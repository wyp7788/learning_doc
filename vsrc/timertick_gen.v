==> flow/design.v <==
module timertick_gen(
    clk_200,
    resetb,
    us_tick,
    ms_tick,
    sec_tick
);
input clk_200;
input resetb;
output us_tick;
output ms_tick;
output sec_tick;
parameter US_COUNTER_MAX = 8'd199;
reg  [7:0]   us_counter;
wire [7:0]   us_counter_nxt;
reg          us_tick;
wire         us_tick_nxt;
reg  [9:0]   ms_counter;
reg  [9:0]   ms_counter_nxt;
reg          ms_tick;
wire         ms_tick_nxt;
reg  [9:0]   sec_counter;
wire [9:0]   sec_counter_nxt;
reg          sec_tick;
wire         sec_tick_nxt;
assign us_counter_nxt = (us_counter == US_COUNTER_MAX) ? 'd0 : (us_counter + 1'b1);
assign us_tick_nxt = (us_counter == US_COUNTER_MAX);
always @(*) begin
    ms_counter_nxt = ms_counter;
    if(us_tick)begin
        if(ms_counter == 'd999)
            ms_counter_nxt = 0;
        else ms_counter_nxt = ms_counter + 1;
    end    
end
assign ms_tick_nxt = (ms_counter == 'd999);
assign sec_counter_nxt = ms_tick  ? ((sec_counter == 'd999) ? 'd0 : (sec_counter + 1'b1)) : sec_counter;
assign sec_tick_nxt = (sec_counter == 'd999);
always @(posedge clk_200 or negedge resetb) begin
    if(!resetb)begin
        us_counter  <= 'd0;
        ms_counter  <= 'd0;
        sec_counter <= 'd0;
        us_tick     <= 1'b0;
        ms_tick     <= 1'b0;
        sec_tick    <= 1'b0;
    end
    else begin
        us_counter <= us_counter_nxt;
        ms_counter <= ms_counter_nxt;
        sec_counter <= sec_counter_nxt;
        us_tick     <= us_tick_nxt;
        ms_tick     <= ms_tick_nxt;
        sec_tick    <= sec_tick_nxt; 
    end
end
endmodule
### Tool chain data of timertick_gen

What the tools print for timertick_gen, step after step.
Lines are those of the file above, counted from 1.
Operators: Yosys type, input widths -> output width; for muxes data width and select width s.
The mark - stands for no value.

| set-up | value |
|---|---|
| top module | timertick_gen |
| clock input | clk_200 |
| library | sky130hd |
| library corner | tt_025C_1v80 |

### Elaborated design

Source: Yosys, flattened and elaborated, memories not mapped. Widths are those after wreduce; folded enables and synchronous resets count as part of the registers. Registers that Yosys merges into a memory's read port (data or address) are not register bits. Print and check cells do not count. Equal cells are merged and count once.

| bit counts | value |
|---|---|
| output and inout port bits | 3 |
| register bits after elaboration | 31 |
| cells after elaboration | 15 |

| cells by class | value |
|---|---|
| equal/unequal tests | 3 |
| mux-type cells | 3 |
| add/subtract/negate cells | 3 |

Operator list:

| operator | number |
|---|---|
| $add 10x1->10 const B | 2 |
| $eq 10x10->1 const B | 2 |
| $mux 10 | 2 |
| $add 8x1->8 const B | 1 |
| $eq 8x8->1 const B | 1 |
| $mux 8 | 1 |

### Depth

Longest topological path by Yosys (ltp), each cell counted once; first at word level (registers and memories cut), then after technology mapping (sequential cells cut; the memories' decode and read muxes count).

| depth | value |
|---|---|
| depth in word-level cells | 2 |
| ABC_AREA | 0 |
| depth in mapped cells | 5 |
| depth with buffers taken out | 5 |

### Netlist

The flow's flattened synthesis, as Yosys stat reports it; memories are mapped. The netlist is that of the ABC_AREA named above (0 if unset); the other value can give another one.

| synthesis totals | value |
|---|---|
| mapped cells | 136 |
| flip-flop cells | 31 |
| buffers | 2 |
| chip area (Yosys) | 1500.2 um^2 |
| sequential area | 775.7 um^2 |

Cells by type:

| type | number | area in all (um^2) |
|---|---|---|
| sky130_fd_sc_hd__dfrtp_1 | 31 | 775.744 |
| sky130_fd_sc_hd__xnor2_1 | 6 | 52.55 |
| sky130_fd_sc_hd__nand4_1 | 7 | 43.792 |
| sky130_fd_sc_hd__nor4_4 | 2 | 42.541 |
| sky130_fd_sc_hd__nor2_1 | 11 | 41.29 |
| sky130_fd_sc_hd__ha_1 | 3 | 37.536 |
| sky130_fd_sc_hd__nand4_2 | 3 | 37.536 |
| sky130_fd_sc_hd__or3_1 | 6 | 37.536 |
| sky130_fd_sc_hd__a21oi_1 | 7 | 35.034 |
| sky130_fd_sc_hd__nand3_1 | 7 | 35.034 |
| sky130_fd_sc_hd__o21ai_0 | 7 | 35.034 |
| sky130_fd_sc_hd__xor2_1 | 4 | 35.034 |
| sky130_fd_sc_hd__nand2_1 | 8 | 30.029 |
| sky130_fd_sc_hd__nand4b_4 | 1 | 23.773 |
| sky130_fd_sc_hd__nor4b_4 | 1 | 23.773 |
| sky130_fd_sc_hd__nor3_1 | 4 | 20.019 |
| sky130_fd_sc_hd__nand2b_1 | 3 | 18.768 |
| sky130_fd_sc_hd__a21o_1 | 2 | 15.014 |

Other cell types: 17; their cells: 23.

### Path before layout

Source: OpenSTA report_checks on the synthesized netlist (no wires, ideal clock, input and output delay 20% of the period each), path of least setup slack; recovery checks are left aside. Register names are those of the netlist, which keeps one name where synthesis merged equal registers.

| timing path post-synthesis | value |
|---|---|
| path type | register to register |
| start point | reg sec_counter[0] |
| end point | reg sec_counter[9] |
| slack | 50 ps |
| time at the first pin | 0 ps |
| stages | 6 |
| path delay | 1550 ps |
| arrival | 1429 ps |
| clock period | 1600 ps |
| synthesis period reached | 1550 ps |

"path delay" is the arrival time less input delay plus setup time.
"stages" counts driving pins, that of a launching flip-flop among them; a cell with two outputs on the path counts twice.
"synthesis period reached" = period - worst setup slack (recovery checks aside). The figure is calculated, with input and output delays left at 20% of the set period.
Between the ends stands the longest chain of elaborated cells between them, by number of cells; it is not shown to be the way that was timed. Of several equally long chains one is given.
Each line given opens the expression or statement behind the cell; cells for indexed reads and writes are added by Yosys, which also makes memories of some case tables.

| on the way, post-synthesis | value |
|---|---|
| path through | sky130_fd_sc_hd__dfrtp_1 > sky130_fd_sc_hd__ha_1 > sky130_fd_sc_hd__nand4_2 > sky130_fd_sc_hd__nor4b_4 > sky130_fd_sc_hd__o21ai_1 > sky130_fd_sc_hd__a22o_1 |
| length of the longest elaborated chain | 2 |
| elaborated cells on any way between the ends | 3 |

RTL lines, path post-synthesis:

| item | line | text |
|---|---|---|
| start, declared | 22 | `reg  [9:0]   sec_counter;` |
| start, assigned | 43 | `sec_counter <= 'd0;` |
| start, assigned | 51 | `sec_counter <= sec_counter_nxt;` |
| $add 10x1->10 | 37 | `assign sec_counter_nxt = ms_tick  ? ((sec_counter == 'd999) ? 'd0 : (sec_counter + 1'b1)) : sec_counter;` |
| $mux 10 | 37 |  |
| end, assigned | 43 |  |
| end, assigned | 51 |  |
| end, declared | 22 |  |

### Path in the finished layout

Path of least setup slack in the final report of job 1 (OpenROAD, finished layout, wires in). Where an end is a register, its clock arrival counts in the times.
The path's times are printed in steps of 10 ps; the period is the one set.

| timing path post-layout | value |
|---|---|
| path type | register to register |
| start point | reg sec_counter[1] |
| end point | reg sec_counter[0] |
| time at the first pin | 280 ps |
| stages | 6 |
| slack | -310 ps |
| arrival | 1600 ps |
| clock period | 1130 ps |

Between the ends stands the longest chain of elaborated cells between them, by number of cells; it is not shown to be the way that was timed. Of several equally long chains one is given.

| on the way, post-layout | value |
|---|---|
| path through | sky130_fd_sc_hd__dfrtp_1 > sky130_fd_sc_hd__ha_4 > sky130_fd_sc_hd__nand4_4 > sky130_fd_sc_hd__nor4_4 > sky130_fd_sc_hd__nor2_1 > sky130_fd_sc_hd__mux2_4 |
| length of the longest elaborated chain | 2 |
| elaborated cells on any way between the ends | 2 |

RTL lines, path post-layout:

| item | line | text |
|---|---|---|
| start, declared | 22 | `reg  [9:0]   sec_counter;` |
| start, assigned | 43 | `sec_counter <= 'd0;` |
| start, assigned | 51 | `sec_counter <= sec_counter_nxt;` |
| $eq 10x10->1 | 37 | `assign sec_counter_nxt = ms_tick  ? ((sec_counter == 'd999) ? 'd0 : (sec_counter + 1'b1)) : sec_counter;` |
| $mux 10 | 37 |  |
| end, assigned | 43 |  |
| end, assigned | 51 |  |
| end, declared | 22 |  |

Some nets on the timed path still bear RTL names; the line given drives or declares the net.

Named nets, post-layout:

| net | line | text |
|---|---|---|
| sec_tick_nxt | 38 | `assign sec_tick_nxt = (sec_counter == 'd999);` |

==> runs of timertick_gen <==
Flow measurements of timertick_gen on sky130hd: 2 stored runs with different settings, listed in no order. Input and output delays are each 20% of the period that was set; the output load is 0.01 pF.
"reached clock period" is the run's clock period less its worst setup slack. It is reckoned from that one timing run; input and output delays stay at 20% of the period that was set.
"worst path time" means the part of the period allowed to the worst setup path (the constraints hold back 20% at inputs and 20% at outputs) less its slack; where the path has registers, the arrival times of their clocks count too.
"total design power": no workload was simulated; the value follows from the tool's default switching activity.
"worst path time" is given in steps of 10 ps.
A setting shown as n/a is not set for that run.

| item | job 1 | job 2 |
|---|---|---|
| period_ns | 1.13 | 1.42 |
| CAP_MARGIN | 20 | 20 |
| CORE_MARGIN | 2 | 2 |
| CORE_UTILIZATION | 40 | 58 |
| SLEW_MARGIN | 20 | 20 |
| PLACE_DENSITY_LB_ADDON | n/a | 0.22 |
| CORE_ASPECT_RATIO | n/a | 0.51 |
| ABC_AREA | n/a | 1 |
| CTS_CLUSTER_DIAMETER | n/a | 314 |
| MIN_ROUTING_LAYER | n/a | met2 |
| utilization after layout (%) | 63.9 | 69.9 |
| worst path time (ps) | 1440 | 1330 |
| worst setup path type | register to register | register to register |
| total design power (µW) | 1983 | 1629 |
| die outline area (um^2) | 4256.3 | 3165.9 |
| standard-cell area of the final layout (um^2) | 2321.0 | 1784.2 |
| reached clock period (ps) | 1436 | 1335 |
| worst slack on setup checks (ps) | -306 | 85 |
| total negative slack (ps) | -3265 | 0 |
| Yosys chip area after synthesis (um^2) | 1500.2 | 1571.5 |
